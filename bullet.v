==> flow/design.v <==
module bullet_control(
							 input 			clk,
							 input 			resetn,
							 input 			player_delay,
							 input 			busy,
							 input space,
							 input enable,
							 input isbullet,
							 output reg ld_x,
							 output reg ld_y,
							 output reg ld_alu_out,
							 output reg alu_select,
							 output reg alu_op,
							 output reg ld_next,
							 output reg writeEn,
							 output reg is_color
							 );
	 localparam
		 S_WAIT = 5'd0,  
		 S_ERASE = 5'd1,  
		 S_LOAD = 5'd2,  
		 S_DRAW = 5'd3,  
		 S_FINAL = 5'd31;
	 reg [4:0] 							pcs, pns;  
	 reg [3:0] 							player_drawer, player_eraser = 4'b0;
	 always @(*)
						 begin: state_table
								if (pcs == S_WAIT)
									pns = (((~space && ~enable) || (player_delay && enable)) && isbullet) ? S_ERASE : S_WAIT;
								else if (pcs == S_ERASE && player_eraser < 4'd12)
									pns = S_ERASE;
								else if (pcs == S_ERASE && player_eraser == 4'd12)
									pns = S_LOAD;
								else if (pcs == S_LOAD)
									pns = S_DRAW;
								else if (pcs == S_DRAW && player_drawer < 4'd12)
									pns = S_DRAW;
								else if (pcs == S_DRAW && player_drawer == 4'd12)
									pns = S_WAIT; 
								else 
									pns = S_WAIT;
						 end  
	 always @(*) begin
			ld_x = 1'b0;
			ld_y = 1'b0;
			ld_alu_out = 1'b0;
			alu_select = 1'b0;
			alu_op = 1'b0;
			ld_next = 1'b0; 
			writeEn = 1'b0;
			is_color = 1'b0; 
			if (pcs == S_WAIT) begin
				 ld_x = 1'b1;
				 ld_y = 1'b1;
			end
			else if (pcs == S_ERASE) begin 
				 writeEn = 1'b1;
				 if (player_eraser != 4'b0000 && player_eraser != 4'd12)begin
						ld_alu_out = 1'b1;
						if (player_eraser[1:0] == 2'b00)begin
							 ld_x = 1'b1;
						end
						else if (player_eraser[3:2] == 2'b00 || player_eraser[3:2] == 2'b10)begin
							 ld_y = 1'b1;
							 alu_select = 1'b1; 
						end
						else if (player_eraser[3:2] == 2'b01)begin
							 ld_y = 1'b1;
							 alu_select = 1'b1;
							 alu_op = 1'b1; 
						end
				 end
			end  
			else if (pcs == S_LOAD) begin
				 writeEn = 1'b1; 
				 ld_next = 1'b1;
			end
			else if (pcs == S_DRAW) begin
				 writeEn = 1'b1;
				 is_color = 1'b1;
				 if (player_drawer == 4'b0)begin
						ld_x = 1'b1;
						ld_y = 1'b1;
				 end 
				 else if (player_drawer != 4'd12)begin
						ld_alu_out = 1'b1;
						if (player_drawer[1:0] == 2'b00)begin
							 ld_x = 1'b1;
						end
						else if (player_drawer[3:2] == 2'b00 || player_drawer[3:2] == 2'b10)begin
							 ld_y = 1'b1;
							 alu_select = 1'b1; 
						end
						else if (player_drawer[3:2] == 2'b01)begin
							 ld_y = 1'b1;
							 alu_select = 1'b1;
							 alu_op = 1'b1; 
						end
				 end
			end  
	 end  
	 always @(posedge clk) begin
			if (!resetn)
				begin
					 pcs <= S_WAIT;
					 player_drawer <= 4'd0;
					 player_eraser <= 4'd0; 
				end
			else begin 
				 if (pcs == S_ERASE)
					 player_eraser <= player_eraser + 1;
				 else if (pcs == S_DRAW)
					 player_drawer <= player_drawer + 1;
				 else if (pcs == S_WAIT) begin
						player_eraser <= 4'd0;
						player_drawer <= 4'd0; 
				 end
				 pcs <= pns;
			end  
	 end
endmodule  
module bullet_datapath(
								input 					 clk,
								input 					 resetn,
								input [7:0] 		 x_in,
								input [6:0] 		 y_in,
								input 					 ld_x, ld_y,
								input ld_alu_out, 
								input alu_select,
								input alu_op,
								input [2:0] color_in,
								input is_color,
								output reg [7:0] x_out,
								output reg [6:0] y_out,
								output [2:0] color_out,
								output reg bullet_enable
								);
	 reg [7:0] 										 alu_in;
	 reg [7:0] 										 alu_out;
	 assign color_out = is_color ? color_in : 3'b000;
	 always @(posedge clk) begin
			if (!resetn) begin
				 x_out <= x_in;
				 y_out <= y_in; 
			end
			else begin
				 if (ld_x)
					 x_out <= ld_alu_out ? alu_out : x_in;
				 if (ld_y)
					 y_out <= ld_alu_out ? alu_out : y_in; 
			end
	 end  
	 always @(*) begin
			if (alu_select == 1'b0)
				alu_in = x_out;
			else
				alu_in = {1'b0,y_out}; 
	 end  
	 always @(*) begin: ALU
			bullet_enable = y_out < 7'd118;
			case(alu_op)
				1'b0: alu_out = alu_in + 1;
				1'b1: alu_out = alu_in - 1; 
				default: alu_out = 8'd0;
			endcase  
	 end
endmodule
Step by step through the tools: bullet_control
The steps from the RTL of bullet_control to its reports follow in flow order.
Lines are those of the file above, counted from 1.
Operators: Yosys type, input widths -> output width; for muxes data width and select width s.
Library cell names are shortened.
Not given: -
- design top: bullet_control
- clock port: clk
- cell library: sky130hd
- corner: tt_025C_1v80

After elaboration
Source: Yosys, flattened and elaborated, memories not mapped. Widths are those after wreduce. Registers that Yosys merges into a memory's read port (data or address) are not register bits. Print and check cells do not count. Equal cells are merged and count once.
- noted add/sub/neg operators: 2
- noted multipliers: 0
- divide/modulo/power cells at 0
- $lt $le $gt $ge at 2
- equality and inequality tests at 11
- noted shifts and indexed selects: 0
- muxes and demuxes: 65
- bitwise logic cells: 3
- noted reductions and logical operators: 21
- operator list (cell ; count):
    $mux 1 ; 56
    $mux 4 ; 4
    $eq 5x2->1 const B ; 2
    $mux 2 ; 5
    $logic_not 2->1 ; 4
    $add 4x1->4 const B ; 2
    $lt 4x4->1 const B ; 2
    $ne 4x4->1 const B ; 2
    $logic_and 1x1->1 ; 7
    $eq 5x1->1 const B ; 1
    $logic_not 5->1 ; 1
    $eq 2x1->1 const B ; 2
    $eq 2x2->1 const B ; 2
    $reduce_and 2->1 ; 2
    $reduce_bool 2->1 ; 2
    $eq 4x4->1 const B ; 1
    $logic_not 4->1 ; 1
    $reduce_bool 4->1 ; 1
    $logic_or 1x1->1 ; 3
    $not 1->1 ; 3
    $ne 2x2->1 const B ; 1
- noted register bits: 13
- noted bits in latches: 0
- bits in writable memories at 0
- memory bits (read-only): 0
- clocked read ports x word width: 0
- memories kept at 0
- noted input port bits: 7
- noted output and inout port bits: 8
- cells after elaboration at 107

Logic depth
Longest topological path by Yosys (ltp), each cell counted once; first at word level (registers and memories cut), then after technology mapping (sequential cells cut; the memories' decode and read muxes count).
- noted word-level depth: 10
- ABC_AREA at 0
- noted depth in mapped cells: 5
- gate-level depth less buffers: 5

Netlist
Source: synth_stat.txt of the flow (Yosys; design flattened, memories mapped). It holds for the ABC_AREA given above (unset counts as 0); a run with the other value may have another netlist.
The area totals of this step are shown rounded.
- cells by type (type ; count ; total area (sq um)):
    dfxtp_1 ; 12 ; 240.23
    ha_1 ; 5 ; 62.56
    nand3_1 ; 8 ; 40.038
    a21oi_1 ; 7 ; 35.034
    nand2_1 ; 9 ; 33.782
    nor2_1 ; 9 ; 33.782
    inv_1 ; 8 ; 30.029
    nor3b_1 ; 4 ; 30.029
    o21ai_0 ; 6 ; 30.029
    a31oi_1 ; 4 ; 25.024
    buf_2 ; 4 ; 20.019
    a311oi_1 ; 2 ; 17.517
    xor2_1 ; 2 ; 17.517
    nand2b_1 ; 2 ; 12.512
    buf_6 ; 1 ; 11.261
    a221o_1 ; 1 ; 10.01
    nand3_2 ; 1 ; 10.01
    or4b_1 ; 1 ; 10.01
Other cell types: 18; their cells: 18.
- mapped cells at 104
- mapped area: 790 sq um
- area of sequential cells: 240 sq um
- flip-flop cells at 12
- buffer cells at 8

Worst setup path after synthesis
Source: OpenSTA report_checks on the synthesized netlist (no wires, ideal clock, input and output delay 20% of the period each), path of least setup slack; recovery checks are left aside. Register names are those of the netlist, which keeps one name where synthesis merged equal registers.
- path type: reg2out
- start: reg pcs
- end: out ld_alu_out
- noted clock period: 1600 ps
- noted output delay: 320 ps
- time at the first pin at 0 ps
- arrival: 1310 ps
- noted data required time: 1280 ps
- slack at -30 ps
- noted delay of the path: 1310 ps
- noted stages: 5
- noted buffers on the path: 1
- period reached after synthesis at 1630 ps
"delay of the path" = arrival - input delay + setup time.
At an output port there is no setup time.
"stages": output pins that drive a net of the path, with the launching flip-flop's if there is one; two outputs of one cell count as two.
"period reached after synthesis" is the clock period less the worst setup slack; recovery checks do not enter. This is arithmetic on one report: input and output delays are still those of the set period (20% each).
An end named without its bit number is one bit of that signal or, where synthesis recoded a state register, one of its new flip-flops.
- cells stage by stage: dfxtp_1 buf_2 nor4b_1 o21ai_0 o31ai_1
- ends and longest elaborated chain, post-synthesis (what ; line ; text):
    start: declaration ; 24 ; reg [4:0] pcs, pns;
    start: assignment ; 105 ; pcs <= S_WAIT;
    start: assignment ; 118 ; pcs <= pns;
    end: declaration ; 11 ; output reg ld_alu_out,
Chain of elaborated cells between the ends: none given.
Some nets on the timed path still bear RTL names; the line given drives or declares the net.
- named nets, post-synthesis (net ; line ; text):
    is_color ; 52 ; if (pcs == S_WAIT) begin

Timing after layout
Path of least setup slack in the final report of entry A (OpenROAD, finished layout, wires in). Where an end is a register, its clock arrival counts in the times.
The report prints the path's times to 10 ps; the period is as set.
- path type: reg2out
- start: reg player_drawer[0]
- end: out alu_select
- noted clock period: 1890 ps
- noted output delay: 380 ps
- time at the first pin at 270 ps
- arrival: 1570 ps
- noted data required time: 1510 ps
- slack at -60 ps
- noted stages: 7
- noted buffers on the path: 1
The rows between start and end are the longest chain of elaborated cells between them; the timing report does not say that the signal goes this way. Where chains are equally long, one stands for them.
A line is the first line of the expression or statement that the cell stems from. Yosys adds cells for indexed reads and writes and turns some case tables into memories.
At most two assigning lines are given for a register; there are more.
- cells stage by stage: dfxtp_4 inv_4 ha_4 nor3b_4 or3_1 o22ai_1 buf_2
- length of the longest elaborated chain: 8
- elaborated cells on any way between the ends: 10
- noted source lines of those cells: 7
- those cells by class: eq/ne (1); mux (7); reduce/logical (2)
- ends and longest elaborated chain, post-layout (what ; line ; text):
    start: declaration ; 25 ; reg [3:0] player_drawer, player_eraser = 4'b0;
    start: assignment ; 106 ; player_drawer <= 4'd0;
    start: assignment ; 113 ; player_drawer <= player_drawer + 1;
    $logic_not 2->1 ; 87 ; if (player_drawer[1:0] == 2'b00)begin
    $mux 1 ; 87 ;
    $mux 1 ; 85 ; else if (player_drawer != 4'd12)begin
    $mux 1 ; 81 ; if (player_drawer == 4'b0)begin
    $mux 1 ; 78 ; else if (pcs == S_DRAW) begin
    $mux 1 ; 74 ; else if (pcs == S_LOAD) begin
    $mux 1 ; 56 ; else if (pcs == S_ERASE) begin
    $mux 1 ; 52 ; if (pcs == S_WAIT) begin
    end: declaration ; 12 ; output reg alu_select,

Module bullet_control, platform sky130hd: 2 stored runs of the flow (Yosys, OpenROAD) with differing settings, in no particular order. Input and output delays are each 20% of the period that was set; the output load is 0.01 pF.
"period achieved": clock period set for the run, less the worst setup slack. It is reckoned from that one timing run; input and output delays stay at 20% of the period that was set.
"critical setup path time" means the part of the period allowed to the worst setup path (the constraints hold back 20% at inputs and 20% at outputs) less its slack; where the path has registers, the arrival times of their clocks count too.
"overall power" is the tool's figure for a default switching activity; nothing was simulated.
"critical setup path time" is given in steps of 10 ps.
Values from the reports are rounded here.

Entry A

==> flow/run.sh <==
#!/bin/bash
# the make line also repeats the synthesis and layout settings of config.mk as NAME=value (left out here)
make -C /OpenROAD-flow-scripts/flow DESIGN_CONFIG=/design/flow/config.mk WORK_HOME=/design/flow/orfs CLKGATE_MAP_FILE= finish
==> flow/config.mk <==
export PLATFORM = sky130hd
export DESIGN_NAME = bullet_control
export DESIGN_NICKNAME = bullet_control
export VERILOG_FILES = /design/flow/design.v
export SDC_FILE = /design/flow/constraint.sdc
export NUM_CORES = 4
export LEC_CHECK = 0
export ABC_AREA = 0
export CAP_MARGIN = 5
export CELL_PAD_IN_SITES_GLOBAL_PLACEMENT = 2
export CORE_MARGIN = 6
export CORE_UTILIZATION = 36
export GPL_ROUTABILITY_DRIVEN = 0
export GPL_TIMING_DRIVEN = 0
export MAX_ROUTING_LAYER = met4
export MIN_ROUTING_LAYER = met2
export PLACE_DENSITY_LB_ADDON = 0.14
export SETUP_SLACK_MARGIN = -0.07
export SLEW_MARGIN = 30
export TNS_END_PERCENT = 65
==> flow/constraint.sdc <==
create_clock -name core_clock -period 1.89 [get_ports {clk}]
set_input_delay 0.3780 -clock core_clock [delete_from_list [all_inputs] [get_ports {clk}]]
set_output_delay 0.3780 -clock core_clock [all_outputs]
set_load 0.01 [all_outputs]

Measured in entry A:
- standard-cell area after layout: 1060 sq um
- chip area in the Yosys report at 790 sq um
- period achieved at 1950 ps
- worst setup slack after layout: -60 ps
- noted the total die area: 3460 sq um
- utilization: 52.8 %
- sum of negative setup slack at -74 ps
- overall power at 505 µW
- critical setup path time: 1570 ps
- worst path kind: reg2out
- worst hold slack after layout: 499 ps

Entry B

==> flow/run.sh <==
#!/bin/bash
# the make line also repeats the synthesis and layout settings of config.mk as NAME=value (left out here)
make -C /OpenROAD-flow-scripts/flow DESIGN_CONFIG=/design/flow/config.mk WORK_HOME=/design/flow/orfs CLKGATE_MAP_FILE= finish
==> flow/config.mk <==
export PLATFORM = sky130hd
export DESIGN_NAME = bullet_control
export DESIGN_NICKNAME = bullet_control
export VERILOG_FILES = /design/flow/design.v
export SDC_FILE = /design/flow/constraint.sdc
export NUM_CORES = 4
export LEC_CHECK = 0
export CAP_MARGIN = 20
export CELL_PAD_IN_SITES_DETAIL_PLACEMENT = 1
export CELL_PAD_IN_SITES_GLOBAL_PLACEMENT = 1
export CORE_ASPECT_RATIO = 1.23
export CORE_MARGIN = 5
export CORE_UTILIZATION = 25
export PLACE_DENSITY_LB_ADDON = 0.3
export SLEW_MARGIN = 5
==> flow/constraint.sdc <==
create_clock -name core_clock -period 2.45 [get_ports {clk}]
set_input_delay 0.4900 -clock core_clock [delete_from_list [all_inputs] [get_ports {clk}]]
set_output_delay 0.4900 -clock core_clock [all_outputs]
set_load 0.01 [all_outputs]

Measured in entry B:
- sum of negative setup slack at 0 ps
- chip area in the Yosys report at 790 sq um
- utilization: 33.1 %
- worst hold slack after layout: 513 ps
- critical setup path time: 1810 ps
- worst path kind: reg2out
- overall power at 384 µW
- noted the total die area: 4390 sq um
- period achieved at 2301 ps
- standard-cell area after layout: 1000 sq um
- worst setup slack after layout: 149 ps
